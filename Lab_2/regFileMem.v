==> flow/design.v <==
module regFileMem #( parameter
                       width = 16
                     ) (
                       read_enable,write_enable, read_data,write_data, clk,rst,
                       read_addr,write_addr
                     );
  input read_enable, write_enable, clk, rst;
  input [width - 1 : 0] write_data;
  input [2 : 0] read_addr, write_addr;
  output reg [width - 1 : 0] read_data;
  integer i;
  reg [width - 1 : 0] regFile [0 : 7];
  always @(posedge clk, posedge rst)
  begin
    if (rst == 1'b1)
    begin
      for (i = 0; i < 8; i = i + 1)
      begin
        regFile[i] <= 'b0;
      end
    end
    else if (write_enable == 1'b1)
    begin
      regFile[write_addr]
             <= write_data;
    end
  end
  always @(negedge clk)
  begin
    if (read_enable == 1'b1)
    begin
      read_data <= regFile[read_addr]
                ;
    end
    else
    begin
      read_data <= 'bz;
    end
  end
endmodule
## From RTL to reports: regFileMem

The steps from the RTL of regFileMem to its reports follow in flow order.
Line numbers count from 1 in the design file above.
Operators carry their Yosys type and port widths (W data, S select, Z words).
Cell names lack the library's common part.
A cell with -- has no value.

- Top: regFileMem
- Clock port: clk
- Library: sky130hd
- Corner: tt_025C_1v80

## Word level

Counts by Yosys on the flattened word-level netlist (proc, flatten, opt, wreduce). Print and check cells are left out. Cells with the same type and inputs are merged into one.

- Register bits after elaboration: 144
- Bits of input ports: 26
- Output and inout bits: 16
- Word-level cells: 35

- Eq/ne operators: 14
- Muxes and demuxes: 2
- Reductions and logical operators: 10

Operators by type and width:

| cell | count |
|---|---|
| $pmux W16 S8 | 1 |
| $eq A3 B3 Y1 const B | 8 |
| $reduce_and A2 Y1 | 8 |
| $mux W16 | 1 |
| $eq A3 B2 Y1 const B | 4 |
| $eq A3 B1 Y1 const B | 2 |
| $logic_not A3 Y1 | 2 |

## Longest topological paths

Yosys ltp: most cells in a row. Word level: on the elaborated netlist, between registers, memories and ports. Mapped: between sequential cells and ports; inverters and the memories' decode and read muxes count.

- Depth after elaboration: 3
- ABC_AREA: 0
- Mapped depth: 7
- Gate-level depth less buffers: 4

## Netlist

Yosys stat after the flow's synthesis: flattened, memories mapped to cells. It holds for the ABC_AREA given above (unset counts as 0); a run with the other value may have another netlist.

Cells by type:

| type | count | total area (µm²) |
|---|---|---|
| dfrtp_1 | 128 | 3.2E+03 |
| mux2_2 | 111 | 1.25E+03 |
| dfxtp_1 | 16 | 320.307 |
| mux2i_1 | 24 | 240.23 |
| mux2_4 | 8 | 120.115 |
| nor2_1 | 28 | 105.101 |
| a221oi_1 | 9 | 78.826 |
| o32ai_1 | 9 | 78.826 |
| mux4_2 | 3 | 67.565 |
| nor2b_1 | 10 | 62.56 |
| a21oi_1 | 12 | 60.058 |
| buf_2 | 12 | 60.058 |
| a31oi_1 | 9 | 56.304 |
| nand2_1 | 15 | 56.304 |
| o21ai_0 | 11 | 55.053 |
| buf_4 | 7 | 52.55 |
| inv_1 | 12 | 45.043 |
| nand4b_2 | 3 | 45.043 |

Other cell types: 18; their cells: 35.

- Mapped cells: 462
- Mapped area: 6252.2 µm²
- Sequential part of the area: 3523.4 µm²
- Flip-flops: 144
- Buffer cells: 28

Record of 2 stored runs of the RTL-to-layout flow on regFileMem, platform sky130hd. The runs are unordered. Constraints: input delay and output delay 20% of the set period each, output load 0.01 pF.
By "overall power" is meant OpenSTA's value without simulated activity: inputs other than the clock are taken to toggle once in ten clock periods, and the tool carries that through the logic.
A setting shown as - is not set for that run.

| name | flow run 1 | flow run 2 |
|---|---|---|
| period_ns | 4.39 | 6.7 |
| SETUP_SLACK_MARGIN | 1.01 | -0.25 |
| CAP_MARGIN | 20 | 20 |
| CORE_MARGIN | 2 | 2 |
| CORE_UTILIZATION | 40 | 36 |
| SLEW_MARGIN | 20 | 0 |
| CELL_PAD_IN_SITES_GLOBAL_PLACEMENT | - | 3 |
| GPL_TIMING_DRIVEN | - | 0 |
| CTS_CLUSTER_SIZE | - | 54 |
| MIN_ROUTING_LAYER | - | met2 |
| netlist area reported by Yosys (µm²) | 6252.2 | 6252.2 |
| overall die area (µm²) | 16646.2 | 18437.6 |
| utilization (%) | 53.6 | 44.0 |
| worst setup slack after layout (ns) | 0.424 | 0.198 |
| worst-case hold slack (ns) | 0.502 | 0.501 |
| overall power (uW) | 4034 | 2499 |
