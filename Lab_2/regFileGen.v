==> flow/design.v <==
module regCell #(parameter width = 16) (
    clk, rst, data_in, Q, enable
  );
  input clk, rst, enable;
  input [width - 1 : 0] data_in;
  output reg [width - 1 : 0] Q;
  always @ (posedge clk, posedge rst)
    if (rst == 1'b1)
    begin
      Q <= 'b0;
    end
    else if (enable == 1'b1)
    begin
      Q <= data_in;
    end
endmodule
module x38Decoder (
    data_in, data_out
  );
  input [2 : 0] data_in;
  output [0 : 7] data_out;
  assign data_out  =
         (data_in == 3'b000 ) ? 8'b10000000 :
         (data_in == 3'b001 ) ? 8'b01000000 :
         (data_in == 3'b010 ) ? 8'b00100000 :
         (data_in == 3'b011 ) ? 8'b00010000 :
         (data_in == 3'b100 ) ? 8'b00001000 :
         (data_in == 3'b101 ) ? 8'b00000100 :
         (data_in == 3'b110 ) ? 8'b00000010 :
         (data_in == 3'b111 ) ? 8'b00000001 : 8'h00;
endmodule
module regFileGen #( parameter
                       width = 16
                     ) (
                       read_enable,write_enable, read_data,write_data, clk,rst,
                       read_addr,write_addr
                     );
  input read_enable, write_enable, clk, rst;
  input [width - 1 : 0] write_data;
  input [2 : 0] read_addr, write_addr;
  output reg [width - 1 : 0] read_data;
  wire [0 : 7] write_addr_enable;
  wire [width - 1 : 0] registersOutput [0 : 7];
  x38Decoder
    x38Decoder_dut_wr (
      .data_in (write_addr ),
      .data_out  ( write_addr_enable)
    );
  genvar i;
  generate
    for(i = 0; i < 8; i = i + 1)
	 begin:genloop
      regCell #(width)
        regCell_dut (
          .clk (clk ),
          . rst ( rst ),
          . enable ( write_addr_enable[i] & write_enable),
          .data_in (write_data ),
          .Q  ( registersOutput[i])
        );
		  end
  endgenerate
  always @(negedge clk) begin
    if (read_enable == 1'b1) begin
        read_data <= registersOutput[read_addr];
    end
    else
      begin
        read_data <= 'bz;
      end
  end
endmodule
From RTL to reports: regFileGen
What the tools print for regFileGen, step after step.
Lines are those of the file above, counted from 1.
{ "inputs": {"top_module": "regFileGen", "clock_port": "clk", "lib": "sky130hd", "corner": "tt_025C_1v80"} }

Elaborated design
Source: Yosys, flattened and elaborated. Widths are those after wreduce; folded enables and synchronous resets count as part of the registers. Registers that Yosys merges into a memory's read port (data or address) are not register bits. Print and check cells do not count. Equal cells are merged and count once.
{ "word_totals": {"regBits": 144, "latch_bits": 0, "ram_bits": 0, "output_inout_bits": 16, "clocked_rd_ports_x_width": 0, "in_bits": 26, "mem_bits_ro": 0, "memories": 0} }
{ "op_classes": {"n_cmp": 0, "n_reduce_logical": 2, "n_mul": 0, "eq_ne": 14, "logic": 8, "div": 0, "shift": 0, "mux": 10, "add_sub_neg": 0} }
{ "op_table": {"columns": ["operator", "n"], "rows": [
  ["case mux 16 bit (select 8 bit)", 1],
  ["2-to-1 mux 8 bit", 7],
  ["equality test 3 bit (second input constant)", 8],
  ["2-to-1 mux 16 bit", 1],
  ["equality test 3 x 2 -> 1 bit (second input constant)", 4],
  ["AND 1 bit", 8],
  ["equality test 3 x 1 -> 1 bit (second input constant)", 2],
  ["logical NOT 3 bit", 2],
  ["2-to-1 mux 1 bit", 1]
]} }

Logic depth
Yosys ltp: most cells in a row. Word level: on the elaborated netlist, between registers, memories and ports. Mapped: between sequential cells and ports; inverters and the memories' decode and read muxes count.
{ "depth": {"word_depth": 10, "ABC_AREA": 1, "ltp_mapped": 7, "depth_no_buf": 5} }

Netlist
Yosys stat after the flow's synthesis: flattened, memories mapped to cells. It holds for the ABC_AREA given above (unset counts as 0); a run with the other value may have another netlist.
The area totals of this step are shown rounded.
{ "synth_totals": {"buf_cells": 52, "area_um2": 6305, "ffs": 144, "mapped_cells": 734} }
{ "types": {"columns": ["type", "n", "area_total_um2"], "rows": [
  ["sky130_fd_sc_hd__dfrtp_1", 128, 3.2E+03],
  ["sky130_fd_sc_hd__nand2_1", 183, 686.909],
  ["sky130_fd_sc_hd__o21ai_0", 107, 535.514],
  ["sky130_fd_sc_hd__nand4_1", 64, 400.384],
  ["sky130_fd_sc_hd__dfxtp_1", 16, 320.307],
  ["sky130_fd_sc_hd__nor2_1", 67, 251.491],
  ["sky130_fd_sc_hd__nand3_1", 49, 245.235],
  ["sky130_fd_sc_hd__inv_1", 40, 150.144],
  ["sky130_fd_sc_hd__buf_2", 23, 115.11],
  ["sky130_fd_sc_hd__a21oi_1", 16, 80.077],
  ["sky130_fd_sc_hd__buf_6", 6, 67.565],
  ["sky130_fd_sc_hd__buf_4", 7, 52.55],
  ["sky130_fd_sc_hd__buf_8", 3, 45.043],
  ["sky130_fd_sc_hd__clkbuf_1", 12, 45.043],
  ["sky130_fd_sc_hd__nor3_4", 2, 32.531],
  ["sky130_fd_sc_hd__o21ai_1", 5, 25.024],
  ["sky130_fd_sc_hd__nand3_4", 1, 17.517],
  ["sky130_fd_sc_hd__nor2_2", 2, 12.512]
]} }
Not listed: further types 3, cells in them 3.

Data sheet: physical implementation of regFileGen

2 stored runs of regFileGen in the flow (synthesis by Yosys, layout by OpenROAD, sky130hd cells), in arbitrary order. Constraints: input delay and output delay 20% of the set period each, output load 0.01 pF.
"fin_power_mw" is the tool's figure for a default switching activity; nothing was simulated.
Measured values are rounded.
[
  {
    "run": "run 1",
    "settings": { "period_ns": 4.26, "CORE_UTILIZATION": 20, "SETUP_SLACK_MARGIN": 1.01, "PLACE_DENSITY_LB_ADDON": 0.22, "ABC_AREA": 1, "GPL_ROUTABILITY_DRIVEN": 0, "CAP_MARGIN": 20, "CORE_MARGIN": 2, "SLEW_MARGIN": 20 },
    "results": { "setup_worst_slack_ns": 0.406, "die_area_um2": 32960, "fin_power_mw": 3.982, "fin_util_pct": 26.4, "synthesis_area_um2": 6305 }
  },
  {
    "run": "run 2",
    "settings": { "period_ns": 5.61, "CAP_MARGIN": 20, "CORE_MARGIN": 2, "CORE_UTILIZATION": 40, "SLEW_MARGIN": 20 },
    "results": { "setup_worst_slack_ns": 0.351, "die_area_um2": 17040, "fin_power_mw": 3.049, "fin_util_pct": 49.2, "synthesis_area_um2": 6404 }
  }
]
